==> flow/design.v <==
module ENCODER 
(
input wire clk,rst,
output wire [15:0] din,
output reg start_mapper,
output reg [4:0] address_A,address_B,address_C,address_D,
input wire [7:0] ram_output_B,
input wire wea_Encoder_1
);
reg wea_Encoder;
assign wea_Encoder_1=wea_Encoder;
reg [3:0] modulation_type;
localparam [1:0] Idle=2'b00 , Fetch=2'b01, Encoding=2'b10, Done_encoding=2'b11;  
reg start=1;
reg [1:0] state0=0;
reg [7:0] input_bits;
reg done,done_mapper;
reg [15:0] RAM_in,encoded_bits;
reg address=0;
reg [5:0] shift_reg=0;
reg [4:0] N=0,M=0;
reg encoder_ready;
assign din= RAM_in;
always @(posedge clk)
begin
	if(rst==1)
		begin
			N<=0;
			M=0;
			address_A<=0;
			address_B<=0;
			address_C<=0;
			address<=0;
			start_mapper<=0;
			encoder_ready<=0;
			wea_Encoder<=0;
			state0<=Idle;
		end
	else
case(state0)
Idle:  
	begin
		if (start==1)
			begin
				state0<=Fetch;
				wea_Encoder<=1;
			end
		else 
			state0<=Idle;
	end
Fetch:  
	begin
		input_bits<=ram_output_B;
		address_B<=address_B+1;
		address_C<=address;
		N<=0;
		M=0;
		encoded_bits=0;
		state0<=Encoding;
	end
Encoding:  
	begin
		encoded_bits[M]= ((((input_bits[N]~^shift_reg[4])~^(shift_reg[3]))~^(shift_reg[1]))~^(shift_reg[0]));
		M=M+1;
		encoded_bits[M]= ((((input_bits[N]~^shift_reg[5])~^(shift_reg[4]))~^(shift_reg[3]))~^(shift_reg[0]));
		shift_reg={input_bits[N],shift_reg[5:1]};
		M=M+1;
		N<=N+1;
		if(N==7)
			begin
				RAM_in<=encoded_bits;
				address<=address+1;
				if(address_B==15)
					begin
					state0<=Done_encoding;
					end 
					else
						begin
							state0<=Fetch;
						end
			end
			else
				begin
					state0<=Encoding;
				end
end
Done_encoding:
	begin
		wea_Encoder<=0;
		start_mapper<=1;
		encoder_ready<=1;
	end
endcase
end
endmodule
Reports on ENCODER
Tool output for the design above, in the order of the flow.
Line numbers count from 1 in the design file above.
Operators: Yosys type, input widths -> output width; for muxes data width and select width s.
Not given: -

design
  top = ENCODER
  clock port = clk
  standard-cell library = sky130hd
  timing corner = tt_025C_1v80

Elaborated design
Source: Yosys, flattened and elaborated, memories not mapped. Widths are those after wreduce. Registers that Yosys merges into a memory's read port (data or address) are not register bits. Print and check cells do not count. Equal cells are merged and count once.

bit counts
  output and inout port bits = 37
  flip-flop bits (word level) = 66
  bits of input ports = 11
  elaborated cells = 62

operators by class
  mux-type cells = 7
  reductions and logical operators = 10
  bitwise gates (word level) = 17
  add/sub/neg operators = 7
  equal/unequal tests = 5
  shifts and indexed selects = 5

operators with widths
  kind                    count
  $shift 1x6->16          2
  $shift 1x6->16 const A  2
  $and 16x16->16          2
  $or 16x16->16           2
  $not 16->16             2
  $pmux 16 s2             1
  $add 5x1->5 const B     4
  $pmux 5 s2              2
  $neg 5->6               2
  $xnor 1x1->1            8
  $reduce_and 2->1        4
  $shiftx 8x5->1          1
  $pmux 2 s3              1
  $mux 6                  1
  $eq 5x3->1 const B      1
  $eq 5x4->1 const B      1
  $eq 2x2->1 const B      2
  $mux 2                  2
  $not 1->1               3
  $reduce_and 3->1        1
  $reduce_bool 3->1       1
  $reduce_or 3->1         1
  $eq 2x1->1 const B      1
  $logic_not 2->1         1
  $reduce_bool 2->1       1
  $reduce_or 2->1         1
  $add 1x1->1 const B     1

Longest topological paths
Depth = most cells in a row (Yosys ltp): at word level without a register or memory, in the mapped netlist without a sequential cell, where the memories' decode and read muxes count.

logic depth
  depth after elaboration = 10
  ABC_AREA = 0
  depth in mapped cells = 8
  depth with buffers taken out = 7

Mapped cells and area
The flow's flattened synthesis, as Yosys stat reports it; memories are mapped. The netlist is that of the ABC_AREA named above (0 if unset); the other value can give another one.
Totals and module areas in this step are rounded.

cells by type
  cell type                   count  total area (um^2)
  sky130_fd_sc_hd__edfxtp_1   46     1.38E+03
  sky130_fd_sc_hd__dfxtp_1    19     380.365
  sky130_fd_sc_hd__ha_1       14     175.168
  sky130_fd_sc_hd__nand2_1    38     142.637
  sky130_fd_sc_hd__nor2_1     33     123.869
  sky130_fd_sc_hd__buf_4      14     105.101
  sky130_fd_sc_hd__mux2_2     8      90.086
  sky130_fd_sc_hd__o22ai_1    13     81.328
  sky130_fd_sc_hd__xnor2_1    7      61.309
  sky130_fd_sc_hd__xor2_1     7      61.309
  sky130_fd_sc_hd__mux2i_1    6      60.058
  sky130_fd_sc_hd__a2111oi_4  2      55.053
  sky130_fd_sc_hd__nor2b_1    7      43.792
  sky130_fd_sc_hd__xnor2_2    2      32.531
  sky130_fd_sc_hd__a211oi_1   4      30.029
  sky130_fd_sc_hd__a21oi_1    6      30.029
  sky130_fd_sc_hd__clkbuf_1   8      30.029
  sky130_fd_sc_hd__o21ai_1    6      30.029

Other cell types: 31; their cells: 60.

synthesis totals
  synthesis area = 3400 um^2
  mapped cells = 300
  sequential part of the area = 1800 um^2
  mapped flip-flops = 65
  buffers = 27

Timing after synthesis
OpenSTA on the mapped netlist: ideal clock, no wires. The path of least setup slack (recovery checks aside). Input and output delay are each 20% of the period. Register names are those of the netlist, which keeps one name where synthesis merged equal registers.

timing path post-synthesis
  path kind = register to register
  start = register M[2]
  end = register RAM_in[12]
  period = 2.87 ns
  arrival = 2.171 ns
  required time = 2.610 ns
  setup time = 0.260 ns
  launch time at the first pin = 0.000 ns
  path delay = 2.431 ns
  setup slack = 0.439 ns
  path buffers = 1
  stages on the path = 8
  synthesis period reached = 2.431 ns

"path delay" is the arrival time less input delay plus setup time.
"stages on the path" counts driving pins, that of a launching flip-flop among them; a cell with two outputs on the path counts twice.
"synthesis period reached" is the clock period less the worst setup slack; recovery checks do not enter. This is arithmetic on one report: input and output delays are still those of the set period (20% each).
Between the ends stands the longest chain of elaborated cells between them, by number of cells; it is not shown to be the way that was timed. Of several equally long chains one is given.
A line is the first line of the expression or statement that the cell stems from. Yosys adds cells for indexed reads and writes and turns some case tables into memories.
At most two assigning lines are given for a register; there are more.

between the ends, post-synthesis
  path through = sky130_fd_sc_hd__dfxtp_1 sky130_fd_sc_hd__clkbuf_1 sky130_fd_sc_hd__inv_1 sky130_fd_sc_hd__ha_1 sky130_fd_sc_hd__ha_1 sky130_fd_sc_hd__nand2b_1 sky130_fd_sc_hd__a211oi_1 sky130_fd_sc_hd__mux2_2
  length of the longest elaborated chain = 7
  elaborated cells between the ends (all ways) = 13
  source lines of those cells = 3
  those cells by class = add/sub (3); shift (4); logic (6)

ends and longest elaborated chain, post-synthesis
  element          RTL line  source
  start, declared  21        reg [4:0] N=0,M=0;
  start, assigned  64        M=M+1;
  start, assigned  67        M=M+1;
  $neg 5->6        63        encoded_bits[M]= ((((input_bits[N]~^shift_reg[4])~^(shift_reg[3]))~^(shift_reg[1]))~^(shift_reg[0]));
  $shift 1x6->16   63
  $not 16->16      63
  $and 16x16->16   63
  $or 16x16->16    63
  $and 16x16->16   65        encoded_bits[M]= ((((input_bits[N]~^shift_reg[5])~^(shift_reg[4]))~^(shift_reg[3]))~^(shift_reg[0]));
  $or 16x16->16    65
  end, assigned    71        RAM_in<=encoded_bits;
  end, declared    18        reg [15:0] RAM_in,encoded_bits;

Path in the finished layout
Path of least setup slack in the final report of flow run 1 (OpenROAD, finished layout, wires in). Where an end is a register, its clock arrival counts in the times.

timing path after layout
  path kind = register to register
  start = register M[1]
  end = register RAM_in[12]
  stages on the path = 7
  setup time = 0.25 ns
  arrival = 2.23 ns
  required time = 2.42 ns
  launch time at the first pin = 0.34 ns
  period = 2.33 ns
  setup slack = 0.20 ns
  path buffers = 0

Between the ends stands the longest chain of elaborated cells between them, by number of cells; it is not shown to be the way that was timed. Of several equally long chains one is given.
At most two assigning lines are given for a register; there are more.

between the ends, after layout
  path through = sky130_fd_sc_hd__dfxtp_1 sky130_fd_sc_hd__inv_2 sky130_fd_sc_hd__ha_1 sky130_fd_sc_hd__ha_1 sky130_fd_sc_hd__nand2b_1 sky130_fd_sc_hd__a211oi_2 sky130_fd_sc_hd__mux2_2
  length of the longest elaborated chain = 7
  elaborated cells between the ends (all ways) = 13
  source lines of those cells = 3
  those cells by class = add/sub (3); shift (4); logic (6)

ends and longest elaborated chain, after layout
  element          RTL line  source
  start, declared  21        reg [4:0] N=0,M=0;
  start, assigned  64        M=M+1;
  start, assigned  67        M=M+1;
  $neg 5->6        63        encoded_bits[M]= ((((input_bits[N]~^shift_reg[4])~^(shift_reg[3]))~^(shift_reg[1]))~^(shift_reg[0]));
  $shift 1x6->16   63
  $not 16->16      63
  $and 16x16->16   63
  $or 16x16->16    63
  $and 16x16->16   65        encoded_bits[M]= ((((input_bits[N]~^shift_reg[5])~^(shift_reg[4]))~^(shift_reg[3]))~^(shift_reg[0]));
  $or 16x16->16    65
  end, assigned    71        RAM_in<=encoded_bits;
  end, declared    18        reg [15:0] RAM_in,encoded_bits;

==> runs of ENCODER <==
Top module ENCODER; platform sky130hd; tools Yosys and OpenROAD; 2 stored runs in no particular order. Input and output delays are each 20% of the period that was set; the output load is 0.01 pF.
By "reached clock period" is meant the clock period of the run minus its worst setup slack. This is arithmetic on one report: input and output delays are still those of the set period (20% each).
Results are given in rounded form.
Settings: -- = not set for that run.

name                                      flow run 1  flow run 2
period_ns                                 2.33        3.88
CAP_MARGIN                                20          0
CORE_MARGIN                               2           2
CORE_UTILIZATION                          40          32
SLEW_MARGIN                               20          20
SETUP_SLACK_MARGIN                        --          0.23
PLACE_DENSITY_LB_ADDON                    --          0.1
CELL_PAD_IN_SITES_DETAIL_PLACEMENT        --          2
TNS_END_PERCENT                           --          80
GPL_ROUTABILITY_DRIVEN                    --          1
CTS_CLUSTER_SIZE                          --          28
chip area after synthesis (Yosys) (um^2)  3400        3400
area of the die (um^2)                    9100        11000
standard-cell area after routing (um^2)   3900        3900
setup slack of the critical path (ns)     0.20        1.0
reached clock period (ns)                 2.131       2.851
